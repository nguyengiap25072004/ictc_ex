==> flow/design.v <==
module register_file (
    input               clk,      
    input               rst_n,   
    input               wr_en,    
    input               rd_en,    
    input      [9:0]    addr,    
    input      [31:0]   wdata,    
    output reg [31:0]   rdata     
);
reg [31:0] data0_reg;  
reg [31:0] data1_reg;  
always @(posedge clk or negedge rst_n) begin
    if (!rst_n) begin
        data0_reg <= 32'h00000000;
        data1_reg <= 32'hFFFFFFFF;
    end else begin
        if (wr_en) begin
            if (addr == 10'h000) begin
                data0_reg <= wdata;
            end
            else if (addr == 10'h008) begin
                data1_reg <= wdata;
            end
        end
    end
end
always @(*) begin
    if (!rd_en) begin
        rdata = 32'h00000000;
    end else begin
        case (addr)
            10'h000 : rdata = data0_reg;        
            10'h004 : rdata = data0_reg;        
            10'h008 : rdata = data1_reg;        
            10'h00C : rdata = data1_reg;        
            default : rdata = 32'h00000000;     
        endcase
    end
end
endmodule 
### From RTL to reports: register_file

What the tools print for register_file, step after step.
Lines are those of the file above, counted from 1.
Operators: Yosys type, input widths -> output width; for muxes data width and select width s.
A cell with - has no value.

| inputs | value |
|---|---|
| top | register_file |
| clock port | clk |
| standard-cell library | sky130hd |
| library corner | tt_025C_1v80 |

### Word level

Source: Yosys, flattened and elaborated, memories not mapped. Widths are those after wreduce. Registers that Yosys merges into a memory's read port (data or address) are not register bits. Print and check cells do not count. Equal cells are merged and count once.

| storage and ports | value |
|---|---|
| flip-flop bits (word level) | 64 |
| bits of input ports | 46 |
| output and inout bits | 32 |
| word-level cells | 13 |

| operators by class | value |
|---|---|
| equal/unequal tests | 3 |
| mux-type cells | 2 |
| bitwise gates (word level) | 1 |
| reductions and logical operators | 5 |

Operator list:

| kind | number |
|---|---|
| $pmux 32 s2 | 1 |
| $mux 32 | 1 |
| $eq 10x4->1 const B | 2 |
| $eq 10x3->1 const B | 1 |
| $logic_not 10->1 | 1 |
| $reduce_or 2->1 | 2 |
| $reduce_and 3->1 | 1 |
| $reduce_and 2->1 | 1 |
| $not 1->1 | 1 |

### Depth

Longest topological path by Yosys (ltp), each cell counted once; first at word level (registers and memories cut), then after technology mapping (sequential cells cut; the memories' decode and read muxes count).

| depth | value |
|---|---|
| depth after elaboration | 4 |
| ABC_AREA | 0 |
| depth in mapped cells | 5 |
| mapped depth without buffers | 3 |

### After synthesis

The flow's flattened synthesis, as Yosys stat reports it; memories are mapped. The netlist is that of the ABC_AREA named above (0 if unset); the other value can give another one.

Cell types:

| type | number | total area (µm²) |
|---|---|---|
| sky130_fd_sc_hd__dfstp_2 | 32 | 840.806 |
| sky130_fd_sc_hd__dfrtp_1 | 32 | 800.768 |
| sky130_fd_sc_hd__mux2_4 | 40 | 600.576 |
| sky130_fd_sc_hd__mux2i_1 | 32 | 320.307 |
| sky130_fd_sc_hd__mux2_2 | 20 | 225.216 |
| sky130_fd_sc_hd__nor2_1 | 32 | 120.115 |
| sky130_fd_sc_hd__buf_6 | 4 | 45.043 |
| sky130_fd_sc_hd__buf_8 | 3 | 45.043 |
| sky130_fd_sc_hd__mux2_1 | 4 | 45.043 |
| sky130_fd_sc_hd__nor4_4 | 2 | 42.541 |
| sky130_fd_sc_hd__buf_2 | 4 | 20.019 |
| sky130_fd_sc_hd__nand4_2 | 1 | 12.512 |
| sky130_fd_sc_hd__clkbuf_1 | 3 | 11.261 |
| sky130_fd_sc_hd__and4b_1 | 1 | 10.01 |
| sky130_fd_sc_hd__nor2b_1 | 1 | 6.256 |
| sky130_fd_sc_hd__nand3_1 | 1 | 5.005 |

| mapped netlist | value |
|---|---|
| cells in the netlist | 212 |
| cell area after synthesis | 3150.5 µm² |
| sequential area | 1641.6 µm² |
| flip-flops | 64 |
| buffer cells | 14 |

### Timing after synthesis

OpenSTA on the mapped netlist: ideal clock, no wires. The path of least setup slack (recovery checks aside). Input and output delay are each 20% of the period. Register names are those of the netlist, which keeps one name where synthesis merged equal registers.

| timing after synthesis | value |
|---|---|
| path kind | input port to output port |
| from | in addr[7] |
| to | out rdata[10] |
| clock period | 3590 ps |
| external input delay | 718 ps |
| output delay | 718 ps |
| time at the first pin | 718 ps |
| arrival time | 1613 ps |
| required time | 2872 ps |
| path slack | 1259 ps |
| delay of the path | 895 ps |
| stages on the path | 4 |
| path buffers | 1 |
| period reached after synthesis | 2331 ps |

"delay of the path" is the arrival time less input delay plus setup time.
At an output port there is no setup time.
"stages on the path": output pins that drive a net of the path, with the launching flip-flop's if there is one; two outputs of one cell count as two.
"period reached after synthesis" is the clock period less the worst setup slack; recovery checks do not enter. This is arithmetic on one report: input and output delays are still those of the set period (20% each).
Between the ends stands the longest chain of elaborated cells between them, by number of cells; it is not shown to be the way that was timed. Of several equally long chains one is given.
A line is the first line of the expression or statement that the cell stems from. Yosys adds cells for indexed reads and writes and turns some case tables into memories.

| on the way, after synthesis | value |
|---|---|
| cells stage by stage | sky130_fd_sc_hd__nor4_4 > sky130_fd_sc_hd__nand3_1 > sky130_fd_sc_hd__clkbuf_1 > sky130_fd_sc_hd__nor2_1 |
| cells in the longest elaborated chain | 4 |
| elaborated cells between the ends (all ways) | 8 |
| those cells by class | eq/ne (3); mux (2); reduce/logical (3) |

RTL lines, path after synthesis:

| what | RTL line | RTL |
|---|---|---|
| start: declaration | 6 | `input      [9:0]    addr,` |
| $eq 10x4->1 | 31 | `case (addr)` |
| $reduce_or 2->1 | - |  |
| $pmux 32 s2 | 31 |  |
| $mux 32 | 28 | `if (!rd_en) begin` |
| end: declaration | 8 | `output reg [31:0]   rdata` |

### Timing after layout

Path of least setup slack in the final report of stored run 1 (OpenROAD, finished layout, wires in). Where an end is a register, its clock arrival counts in the times.
The report prints the path's times to 10 ps; the period is as set.

| timing post-layout | value |
|---|---|
| path kind | input port to output port |
| from | in addr[1] |
| to | out rdata[16] |
| clock period | 1970 ps |
| external input delay | 390 ps |
| output delay | 390 ps |
| time at the first pin | 390 ps |
| arrival time | 1520 ps |
| required time | 1580 ps |
| path slack | 50 ps |
| stages on the path | 7 |
| path buffers | 4 |

Between the ends stands the longest chain of elaborated cells between them, by number of cells; it is not shown to be the way that was timed. Of several equally long chains one is given.

| on the way, post-layout | value |
|---|---|
| cells stage by stage | sky130_fd_sc_hd__clkbuf_2 > sky130_fd_sc_hd__nor4_4 > sky130_fd_sc_hd__nand3_4 > sky130_fd_sc_hd__buf_6 > sky130_fd_sc_hd__buf_12 > sky130_fd_sc_hd__nor2_1 > sky130_fd_sc_hd__buf_2 |
| cells in the longest elaborated chain | 4 |
| elaborated cells between the ends (all ways) | 8 |
| those cells by class | eq/ne (3); mux (2); reduce/logical (3) |

RTL lines, path post-layout:

| what | RTL line | RTL |
|---|---|---|
| start: declaration | 6 | `input      [9:0]    addr,` |
| $eq 10x4->1 | 31 | `case (addr)` |
| $reduce_or 2->1 | - |  |
| $pmux 32 s2 | 31 |  |
| $mux 32 | 28 | `if (!rd_en) begin` |
| end: declaration | 8 | `output reg [31:0]   rdata` |

Measured data: module register_file, platform sky130hd, 2 stored runs of the flow under differing settings, order arbitrary. Input and output delays are each 20% of the period that was set; the output load is 0.01 pF.
"worst path time": the worst setup path's part of the clock period (all of it between registers, 20% less for each end at a port) less its slack. A launch clock that arrives late makes it longer, a capture clock that arrives late makes it shorter.
"worst path time" is known to 10 ps.

#### Stored run 1

| setting | value |
|---|---|
| period_ns | `1.97` |
| CAP_MARGIN | `20` |
| CORE_MARGIN | `2` |
| CORE_UTILIZATION | `40` |
| SLEW_MARGIN | `20` |

| result | value |
|---|---|
| utilization after routing | 58.2 % |
| worst setup slack after layout | 55 ps |
| worst path time | 1130 ps |
| worst path kind | input port to output port |
| total negative slack | 0 ps |
| cell area after synthesis | 3150.5 µm² |
| area inside the die boundary | 8602.6 µm² |

#### Stored run 2

| setting | value |
|---|---|
| period_ns | `2.66` |
| CORE_UTILIZATION | `64` |
| PLACE_DENSITY_LB_ADDON | `0.04` |
| GPL_TIMING_DRIVEN | `0` |
| GPL_ROUTABILITY_DRIVEN | `0` |
| CTS_CLUSTER_SIZE | `80` |
| CTS_CLUSTER_DIAMETER | `254` |
| CAP_MARGIN | `35` |
| MIN_ROUTING_LAYER | `met1` |
| CORE_MARGIN | `2` |
| SLEW_MARGIN | `20` |

| result | value |
|---|---|
| utilization after routing | 91.2 % |
| worst setup slack after layout | 75 ps |
| worst path time | 1520 ps |
| worst path kind | input port to output port |
| total negative slack | 0 ps |
| cell area after synthesis | 3150.5 µm² |
| area inside the die boundary | 5499.7 µm² |
