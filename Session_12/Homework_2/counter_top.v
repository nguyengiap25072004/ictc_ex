==> flow/design.v <==
module counter (
    input             clk,        
    input             rst_n,      
    input             count_en,   
    input             count_clr,  
    output reg [7:0]  count,      
    output reg        overflow    
);
reg [7:0] count_next;
always @(posedge clk or negedge rst_n) begin
    if (!rst_n) begin
        count <= 8'h00; 
    end else begin
        count <= count_next; 
    end
end
always @(*) begin
    overflow = 1'b0; 
    if (count_clr) begin
        count_next = 8'h00; 
    end else if (count_en) begin
        if (count == 8'hFF) begin
            count_next = 8'h00; 
            overflow = 1'b1;   
        end else begin
            count_next = count + 1; 
        end
    end else begin
        count_next = count; 
    end
end
endmodule 
module counter_top (
    input               clk,
    input               rst_n,
    input               wr_en,
    input               rd_en,
    input      [9:0]    addr,
    input      [31:0]   wdata,
    output     [31:0]   rdata,
    output              overflow
);
wire        count_en_sig;
wire        count_clr_sig;
wire [7:0]  count_val_sig;
register_file_ctrl reg_ctrl_inst (
    .clk        (clk),
    .rst_n      (rst_n),
    .wr_en      (wr_en),
    .rd_en      (rd_en),
    .addr       (addr),
    .wdata      (wdata),
    .rdata      (rdata),     
    .count      (count_val_sig), 
    .count_en   (count_en_sig), 
    .count_clr  (count_clr_sig) 
);
counter counter_inst (
    .clk        (clk),
    .rst_n      (rst_n),
    .count_en   (count_en_sig),  
    .count_clr  (count_clr_sig),  
    .count      (count_val_sig),  
    .overflow   (overflow)       
);
endmodule 
module register_file_ctrl (
    input               clk,
    input               rst_n,
    input               wr_en,
    input               rd_en,
    input      [9:0]    addr,
    input      [31:0]   wdata,
    output reg [31:0]   rdata, 
    input      [7:0]    count,      
    output              count_en,   
    output              count_clr   
);
reg count_start_reg;  
reg count_clr_reg;    
always @(posedge clk or negedge rst_n) begin
    if (!rst_n) begin
        count_start_reg <= 1'b0; 
        count_clr_reg   <= 1'b0; 
    end else begin
        if (wr_en && addr == 10'h000) begin 
            count_start_reg <= wdata[0];
            count_clr_reg   <= wdata[1];
        end
    end
end
assign count_en  = count_start_reg;
assign count_clr = count_clr_reg;
always @(*) begin
    if (!rd_en) begin
        rdata = 32'h00000000; 
    end else begin
        case (addr)
            10'h000 :  
                rdata = {30'b0, count_clr_reg, count_start_reg}; 
            10'h004 :  
                rdata = {24'b0, count[7:0]}; 
            default :  
                rdata = 32'h00000000; 
        endcase
    end
end
endmodule 
From RTL to reports: counter_top
The steps from the RTL of counter_top to its reports follow in flow order.
Lines are those of the file above, counted from 1.
Operators carry their Yosys type and port widths (W data, S select, Z words).
Cell names lack the library's common part.
A cell with -- has no value.

inputs
  top module = counter_top
  clock port = clk
  cell library = sky130hd
  library corner = tt_025C_1v80

Word level
Yosys after proc, flatten, opt, wreduce and memory -nomap, before mapping. Memory bits, and registers merged into a memory's read port (data or address), are not among the register bits. Print and check cells are not counted. Equal cells are merged and count once.

bit counts
  register bits = 10
  input bits = 46
  output and inout port bits = 33

cells by class
  add/subtract/negate cells = 1
  eq/ne operators = 2
  mux-type cells = 8
  reduce/logical cells = 3

operators by type and width
  cell                   count
  $mux W32               1
  $mux W8                3
  $pmux W8 S2            1
  $eq A10 B3 Y1 const B  1
  $logic_not A10 Y1      1
  $add A8 B1 Y8 const B  1
  $eq A8 B8 Y1 const B   1
  $mux W1                3
  $reduce_bool A2 Y1     1
  $logic_and A1 B1 Y1    1

Logic depth
Depth = most cells in a row (Yosys ltp): at word level without a register or memory, in the mapped netlist without a sequential cell, where the memories' decode and read muxes count.

depth
  depth in word-level cells = 4
  ABC_AREA = 0
  mapped depth = 4
  mapped depth without buffers = 4

After synthesis
Source: synth_stat.txt of the flow (Yosys; design flattened, memories mapped). It holds for the ABC_AREA given above (unset counts as 0); a run with the other value may have another netlist.

synthesis totals
  cells in the netlist = 100
  cell area after synthesis = 813.3 sq um
  sequential part of the area = 250.2 sq um
  mapped flip-flops = 10
  buffer cells = 26

cells by type
  cell     count
  dfrtp_1  10
  buf_4    24
  nor3_1   8
  inv_1    10
  mux2_2   3
  nor2_1   9
  mux2i_1  3
  xnor2_1  3
  a21oi_1  4
  nand4_1  3
  nand2_1  4
  o31ai_1  2
  ha_1     1
  nand4_2  1
  nor2b_1  2
  nor4_1   2
  nand3_1  2
  o21ai_0  2

Other cell types: 7; their cells: 7.
By module: a second synthesis without flattening, with its own total; a netlist apart from the flattened one above.

second synthesis, totals
  cell total of the unflattened synthesis = 93
  area (unflattened synthesis) = 840.8 sq um

Rows give one instance, submodules left out.

modules
  module              times used  cells  area (sq um)  sequential area (sq um)
  counter             1           47     431.7         200.2
  register_file_ctrl  1           46     409.1         50.0
  counter_top         1           0      0.0           0.0

Path before layout
Source: OpenSTA report_checks on the synthesized netlist (no wires, ideal clock, input and output delay 20% of the period each), path of least setup slack; recovery checks are left aside. Register names are those of the netlist, which keeps one name where synthesis merged equal registers.

path after synthesis
  kind = input to output
  start point = in addr[7]
  end point = out rdata[2]
  clock period = 2.12 ns
  external input delay = 0.424 ns
  output delay = 0.424 ns
  time at the first pin = 0.424 ns
  arrival = 1.337 ns
  data required time = 1.696 ns
  path slack = 0.359 ns
  path delay = 0.913 ns
  stages = 3
  buffers on the path = 0
  period reached after synthesis = 1.761 ns

"path delay" = arrival - input delay + setup time.
A path that ends at an output port has no setup time.
"stages" counts driving pins, that of a launching flip-flop among them; a cell with two outputs on the path counts twice.
"period reached after synthesis" = period - worst setup slack (recovery checks aside). The figure is calculated, with input and output delays left at 20% of the set period.
Between the ends stands the longest chain of elaborated cells between them, by number of cells; it is not shown to be the way that was timed. Of several equally long chains one is given.
Each line given opens the expression or statement behind the cell; cells for indexed reads and writes are added by Yosys, which also makes memories of some case tables.

between the ends, after synthesis
  cells stage by stage = nor4_1 -> nand4_1 -> nor3_1
  cells in the longest elaborated chain = 3

RTL lines, path after synthesis
  item           RTL line  text
  from (decl)    38        input      [9:0]    addr,
  $eq A10 B3 Y1  98        case (addr)
  $pmux W8 S2    98
  $mux W32       95        if (!rd_en) begin
  to (decl)      40        output     [31:0]   rdata,

Worst path after layout
From the final timing report of entry A: the path of least setup slack in the routed layout; clock arrival at registers is part of the times.

path after layout
  kind = input to output
  start point = in addr[7]
  end point = out rdata[2]
  clock period = 2.53 ns
  external input delay = 0.51 ns
  output delay = 0.51 ns
  time at the first pin = 0.51 ns
  arrival = 1.90 ns
  data required time = 2.02 ns
  path slack = 0.13 ns
  stages = 6
  buffers on the path = 3

Between the ends stands the longest chain of elaborated cells between them, by number of cells; it is not shown to be the way that was timed. Of several equally long chains one is given.

between the ends, after layout
  cells stage by stage = clkdlybuf4s50_1 -> nor4_4 -> nand4_1 -> buf_4 -> nor3_1 -> clkbuf_2
  cells in the longest elaborated chain = 3

RTL lines, path after layout
  item           RTL line  text
  from (decl)    38        input      [9:0]    addr,
  $eq A10 B3 Y1  98        case (addr)
  $pmux W8 S2    98
  $mux W32       95        if (!rd_en) begin
  to (decl)      40        output     [31:0]   rdata,

==> runs of counter_top <==
Settings and measured results of 2 stored flow runs for module counter_top (sky130hd), not sorted in any way. The constraints put input and output delay at 20% of the set period each and load the outputs with 0.01 pF.
"achieved clock period (ns)": clock period set for the run, less the worst setup slack. It is reckoned from that one timing run; input and output delays stay at 20% of the period that was set.
"worst setup path time (ns)" means the part of the period allowed to the worst setup path (the constraints hold back 20% at inputs and 20% at outputs) less its slack; where the path has registers, the arrival times of their clocks count too.
"finish__power__total" is the tool's figure for a default switching activity; nothing was simulated.

settings of entry A
{
  "period_ns": 2.53,
  "CORE_UTILIZATION": 20,
  "PLACE_DENSITY_LB_ADDON": 0.02,
  "CORE_ASPECT_RATIO": 0.84,
  "CORE_MARGIN": 3,
  "CELL_PAD_IN_SITES_GLOBAL_PLACEMENT": 2,
  "CELL_PAD_IN_SITES_DETAIL_PLACEMENT": 0,
  "GPL_TIMING_DRIVEN": 1,
  "CTS_CLUSTER_SIZE": 28,
  "CAP_MARGIN": 20,
  "SLEW_MARGIN": 20
}
report of entry A
yosys chip area after synthesis (um^2): 813.3
finish__design__die__area: 4870.4
finish__design__instance__area__stdcell: 1134.8
finish__design__instance__utilization: 0.3023
finish__timing__setup__ws: 0.127
finish__timing__setup__tns: 0.000
finish__timing__hold__ws: 0.596
finish__power__total: 4.304e-04
achieved clock period (ns): 2.403
worst setup path time (ns): 1.39
worst setup path kind: input to output

settings of entry B
{
  "period_ns": 3.13,
  "CORE_UTILIZATION": 39,
  "SETUP_SLACK_MARGIN": -0.05,
  "PLACE_DENSITY_LB_ADDON": 0.2,
  "CORE_ASPECT_RATIO": 1.23,
  "CORE_MARGIN": 4,
  "GPL_ROUTABILITY_DRIVEN": 1,
  "SLEW_MARGIN": 40,
  "MAX_ROUTING_LAYER": "met5",
  "CAP_MARGIN": 20
}
report of entry B
yosys chip area after synthesis (um^2): 813.3
finish__design__die__area: 2883.9
finish__design__instance__area__stdcell: 1026.0
finish__design__instance__utilization: 0.5119
finish__timing__setup__ws: 0.101
finish__timing__setup__tns: 0.000
finish__timing__hold__ws: 0.606
finish__power__total: 3.174e-04
achieved clock period (ns): 3.029
worst setup path time (ns): 1.78
worst setup path kind: input to output
