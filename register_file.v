==> flow/design.v <==
module timer_reg_file_standard_decoder #(
    parameter ADDR_WIDTH = 12,
    parameter DATA_WIDTH = 32
) (
    input wire                  clk,
    input wire                  rst_n,
    input wire [ADDR_WIDTH-1:0] addr,         
    input wire                  wr_en,        
    input wire                  rd_en,        
    input wire [DATA_WIDTH-1:0] wdata,        
    output reg [DATA_WIDTH-1:0] rdata,        
    input wire [63:0]           mtime,           
    input wire                  int_pending_set, 
    output wire [31:0]          reg_tcr_val,     
    output wire [63:0]          reg_tcmp_val,    
    output wire [31:0]          reg_tier_val,    
    output wire [31:0]          reg_tisr_val,   
    output wire [31:0]          reg_thcsr_val   
);
localparam TCR   = 12'h000;
localparam TDR0  = 12'h004;
localparam TDR1  = 12'h008;
localparam TCMP0 = 12'h00C;
localparam TCMP1 = 12'h010;
localparam TIER  = 12'h014;
localparam TISR  = 12'h018;
localparam THCSR = 12'h01C;
localparam TCR_DEFAULT   = 32'h0000_0100;
localparam TDR0_DEFAULT  = 32'h0000_0000;
localparam TDR1_DEFAULT  = 32'h0000_0000;
localparam TCMP0_DEFAULT = 32'hFFFF_FFFF;
localparam TCMP1_DEFAULT = 32'hFFFF_FFFF;
localparam TIER_DEFAULT  = 32'h0000_0000;
localparam TISR_DEFAULT  = 32'h0000_0000;
localparam THCSR_DEFAULT = 32'h0000_0000;
reg [7:0]  reg_sel;       
reg [31:0] tcr_reg;
reg [31:0] tdr0_reg;
reg [31:0] tdr1_reg;
reg [31:0] tcmp0_reg;
reg [31:0] tcmp1_reg;
reg [31:0] tier_reg;
reg [31:0] tisr_reg;
reg [31:0] thcsr_reg;
always @(*) begin
    reg_sel = 8'b0000_0000;
    case (addr)
        TCR:   reg_sel = 8'b0000_0001;  
        TDR0:  reg_sel = 8'b0000_0010;  
        TDR1:  reg_sel = 8'b0000_0100;  
        TCMP0: reg_sel = 8'b0000_1000;  
        TCMP1: reg_sel = 8'b0001_0000;  
        TIER:  reg_sel = 8'b0010_0000;  
        TISR:  reg_sel = 8'b0100_0000;  
        THCSR: reg_sel = 8'b1000_0000;  
        default: reg_sel = 8'b0000_0000; 
    endcase
end
always @(posedge clk or negedge rst_n) begin
    if (!rst_n) begin
        tcr_reg   <= TCR_DEFAULT;
        tdr0_reg  <= TDR0_DEFAULT;
        tdr1_reg  <= TDR1_DEFAULT;
        tcmp0_reg <= TCMP0_DEFAULT;
        tcmp1_reg <= TCMP1_DEFAULT;
        tier_reg  <= TIER_DEFAULT;
        tisr_reg  <= TISR_DEFAULT;
        thcsr_reg <= THCSR_DEFAULT;
    end else begin
        if (wr_en && reg_sel[0]) begin 
            tcr_reg[11:8] <= wdata[11:8];  
            tcr_reg[1]    <= wdata[1];     
            tcr_reg[0]    <= wdata[0];     
        end
        if (wr_en && reg_sel[1]) begin 
            tdr0_reg <= wdata;
        end
        if (wr_en && reg_sel[2]) begin 
            tdr1_reg <= wdata;
        end
        if (wr_en && reg_sel[3]) begin 
            tcmp0_reg <= wdata;
        end
        if (wr_en && reg_sel[4]) begin 
            tcmp1_reg <= wdata;
        end
        if (wr_en && reg_sel[5]) begin 
            tier_reg[0] <= wdata[0]; 
        end
        if (wr_en && reg_sel[6] && wdata[0]) begin 
            tisr_reg[0] <= 1'b0; 
        end else if (int_pending_set) begin
            tisr_reg[0] <= 1'b1; 
        end
        if (wr_en && reg_sel[7]) begin 
            thcsr_reg[0] <= wdata[0]; 
        end
        thcsr_reg[1] <= 1'b0;
    end 
end 
always @(*) begin
    rdata = 32'b0;
    if (rd_en) begin 
        if (reg_sel[0])      rdata = tcr_reg;
        else if (reg_sel[1]) rdata = mtime[31:0];   
        else if (reg_sel[2]) rdata = mtime[63:32];  
        else if (reg_sel[3]) rdata = tcmp0_reg;
        else if (reg_sel[4]) rdata = tcmp1_reg;
        else if (reg_sel[5]) rdata = tier_reg;
        else if (reg_sel[6]) rdata = tisr_reg;
        else if (reg_sel[7]) rdata = thcsr_reg;
        else                 rdata = 32'b0;             
    end
end
assign reg_tcr_val   = tcr_reg;
assign reg_tcmp_val  = {tcmp1_reg, tcmp0_reg};
assign reg_tier_val  = tier_reg;
assign reg_tisr_val  = tisr_reg;
assign reg_thcsr_val = thcsr_reg;
endmodule 
## Reports on timer_reg_file_standard_decoder

What the tools print for timer_reg_file_standard_decoder, step after step.
Lines are those of the file above, counted from 1.
Operators: Yosys type, input widths -> output width; for muxes data width and select width s.
Cell names lack the library's common part.
A cell with - has no value.

- Top: timer_reg_file_standard_decoder
- Clock port: clk
- Cell library: sky130hd
- Corner: tt_025C_1v80

## After elaboration

Source: Yosys, flattened and elaborated, memories not mapped. Widths are those after wreduce. Registers that Yosys merges into a memory's read port (data or address) are not register bits. Print and check cells do not count. Equal cells are merged and count once.
Memory sizes are those after Yosys's memory passes, which may raise the word count (mostly to a power of two), join words into wider ones and drop unused or constant bits.

- Bits in registers: 73
- Bits in latches: 0
- Memory bits (writable): 0
- ROM bits: 256
- Clocked read ports x word width: 0
- Memories: 1
- Input port bits: 113
- Output and inout port bits: 224
- Cells after elaboration: 30

Memories:

| name | words | width | rd ports | write ports | RTL line | text |
|---|---|---|---|---|---|---|
| (name not given) | 32 | 8 | 1 | 0 | 47 | `case (addr)` |

- Add/subtract/negate cells: 0
- Multipliers: 0
- Divide/modulo/power cells: 0
- Magnitude comparators: 0
- Equality and inequality tests: 0
- Shift operators: 0
- Multiplexer cells: 12
- Bitwise gates (word level): 0
- Reductions and logical operators: 9

Operators by type and width:

| cell | number |
|---|---|
| $mux 32 | 6 |
| $mux 8 | 1 |
| $logic_and 1x1->1 | 7 |
| $logic_not 7->1 | 1 |
| $mux 1 | 5 |
| $reduce_bool 2->1 | 1 |

## Longest topological paths

Longest topological path by Yosys (ltp), each cell counted once; first at word level (registers and memories cut), then after technology mapping (sequential cells cut; the memories' decode and read muxes count).

- Depth in word-level cells: 11
- ABC_AREA: 0
- Mapped depth: 6
- Depth with buffers taken out: 3

## Mapped cells and area

Yosys stat after the flow's synthesis: flattened, memories mapped to cells. It holds for the ABC_AREA given above (unset counts as 0); a run with the other value may have another netlist.
The area totals of this step are shown rounded.

Cell types:

| cell | number | area in all (um2) |
|---|---|---|
| dfstp_2 | 65 | 1.71E+03 |
| buf_4 | 122 | 915.878 |
| mux2_2 | 54 | 608.083 |
| a2111oi_2 | 24 | 360.346 |
| a32oi_1 | 25 | 218.96 |
| mux2_1 | 18 | 202.694 |
| dfrtp_1 | 8 | 200.192 |
| a31oi_1 | 23 | 143.888 |
| a21oi_1 | 25 | 125.12 |
| buf_6 | 10 | 112.608 |
| mux2i_1 | 11 | 110.106 |
| clkbuf_1 | 25 | 93.84 |
| o22a_1 | 5 | 43.792 |
| nor4_4 | 2 | 42.541 |
| nand2_1 | 11 | 41.29 |
| a211oi_1 | 5 | 37.536 |
| nand2b_1 | 5 | 31.28 |
| nor2b_1 | 4 | 25.024 |

Not listed: further types 25, cells in them 41.

- Standard cells after synthesis: 483
- Synthesis area: 5306 um2
- Area of sequential cells: 1908 um2
- Mapped flip-flops: 73
- Buffers: 163

## Path before layout

OpenSTA on the mapped netlist: ideal clock, no wires. The path of least setup slack (recovery checks aside). Input and output delay are each 20% of the period. Register names are those of the netlist, which keeps one name where synthesis merged equal registers.

- Kind: input port to output port
- From: input port addr[0]
- To: output port rdata[12]
- Clock period: 2.49 ns
- External input delay: 0.498 ns
- External output delay: 0.498 ns
- Launch time at the first pin: 0.498 ns
- Arrival: 2.110 ns
- Required time: 1.992 ns
- Slack: -0.118 ns
- Delay of the path: 1.612 ns
- Stages: 5
- Path buffers: 2
- Synthesis period reached: 2.608 ns

"delay of the path" = arrival - input delay + setup time.
At an output port there is no setup time.
"stages": output pins that drive a net of the path, with the launching flip-flop's if there is one; two outputs of one cell count as two.
"synthesis period reached" = period - worst setup slack (recovery checks aside). The figure is calculated, with input and output delays left at 20% of the set period.
Between the ends stands the longest chain of elaborated cells between them, by number of cells; it is not shown to be the way that was timed. Of several equally long chains one is given.
Each line given opens the expression or statement behind the cell; cells for indexed reads and writes are added by Yosys, which also makes memories of some case tables.
A memory read counts as a cell of the chain, while the word-level depth stops at memories.

- Cell sequence: or4_4 > buf_6 > or3_4 > buf_6 > a2111oi_2
- Cells in the longest elaborated chain: 8
- Elaborated cells on any way between the ends: 8
- Source lines of those cells: 7
- Those cells by class: 7 x mux; 1 x memory

RTL lines, path after synthesis:

| element | RTL line | text |
|---|---|---|
| from (decl) | 7 | `input wire [ADDR_WIDTH-1:0] addr,` |
| $mem_v2 32x8 | 47 | `case (addr)` |
| $mux 8 | 47 |  |
| $mux 32 | 108 | `else if (reg_sel[4]) rdata = tcmp1_reg;` |
| $mux 32 | 107 | `else if (reg_sel[3]) rdata = tcmp0_reg;` |
| $mux 32 | 106 | `else if (reg_sel[2]) rdata = mtime[63:32];` |
| $mux 32 | 105 | `else if (reg_sel[1]) rdata = mtime[31:0];` |
| $mux 32 | 104 | `if (reg_sel[0])      rdata = tcr_reg;` |
| $mux 32 | 103 | `if (rd_en) begin` |
| to (decl) | 11 | `output reg [DATA_WIDTH-1:0] rdata,` |

## Timing after layout

From the final timing report of record 2: the path of least setup slack in the routed layout; clock arrival at registers is part of the times.

- Kind: input port to output port
- From: input port addr[8]
- To: output port rdata[7]
- Clock period: 2.92 ns
- External input delay: 0.58 ns
- External output delay: 0.58 ns
- Launch time at the first pin: 0.58 ns
- Arrival: 2.31 ns
- Required time: 2.34 ns
- Slack: 0.02 ns
- Stages: 6
- Path buffers: 3

Between the ends stands the longest chain of elaborated cells between them, by number of cells; it is not shown to be the way that was timed. Of several equally long chains one is given.

- Cell sequence: dlygate4sd2_1 > or3_4 > or3_4 > clkbuf_16 > a2111oi_4 > buf_2
- Cells in the longest elaborated chain: 8
- Elaborated cells on any way between the ends: 8
- Source lines of those cells: 7
- Those cells by class: 7 x mux; 1 x reduce/logical

RTL lines, path after layout:

| element | RTL line | text |
|---|---|---|
| from (decl) | 7 | `input wire [ADDR_WIDTH-1:0] addr,` |
| $logic_not 7->1 | 47 | `case (addr)` |
| $mux 8 | 47 |  |
| $mux 32 | 108 | `else if (reg_sel[4]) rdata = tcmp1_reg;` |
| $mux 32 | 107 | `else if (reg_sel[3]) rdata = tcmp0_reg;` |
| $mux 32 | 106 | `else if (reg_sel[2]) rdata = mtime[63:32];` |
| $mux 32 | 105 | `else if (reg_sel[1]) rdata = mtime[31:0];` |
| $mux 32 | 104 | `if (reg_sel[0])      rdata = tcr_reg;` |
| $mux 32 | 103 | `if (rd_en) begin` |
| to (decl) | 11 | `output reg [DATA_WIDTH-1:0] rdata,` |

2 stored runs of timer_reg_file_standard_decoder in the flow (synthesis by Yosys, layout by OpenROAD, sky130hd cells), in arbitrary order. Constraints: input delay and output delay 20% of the set period each, output load 0.01 pF.
"clock period achieved" is the run's clock period less its worst setup slack. It is reckoned from that one timing run; input and output delays stay at 20% of the period that was set.
By "worst path time" is meant the share of the clock period that the worst setup path is allowed (20% is reserved at inputs, 20% at outputs), minus its slack. Clock arrival times at its registers enter into it.
"total power of the final layout" rests on the timing tool's default activity at the inputs, not on a simulated workload.
Measured values are rounded.
A setting shown as -- is not set for that run.
Among the results, -- means that no value is shown for the run.

| name | record 1 | record 2 |
|---|---|---|
| period_ns | 2.6 | 2.92 |
| CORE_UTILIZATION | 72 | 33 |
| SETUP_SLACK_MARGIN | 0.01 | -- |
| PLACE_DENSITY_LB_ADDON | 0.21 | -- |
| CORE_MARGIN | 8 | 2 |
| TNS_END_PERCENT | 15 | -- |
| GPL_ROUTABILITY_DRIVEN | 0 | -- |
| MIN_ROUTING_LAYER | met2 | -- |
| CAP_MARGIN | 20 | 20 |
| SLEW_MARGIN | 20 | 20 |
| area inside the die boundary (um2) | -- | 17110 |
| total power of the final layout (µW) | -- | 2771 |
| worst setup slack after layout (ns) | -- | 0.024 |
| post-layout utilization (%) | -- | 51.7 |
| std-cell area (final layout) (um2) | -- | 8182 |
| netlist area reported by Yosys (um2) | -- | 5306 |
| setup TNS (ns) | -- | 0.000 |
| worst path time (ns) | -- | 1.73 |
| critical path type | -- | input port to output port |
| clock period achieved (ns) | -- | 2.896 |

Record 1: incomplete, placement halted on FLW-0024
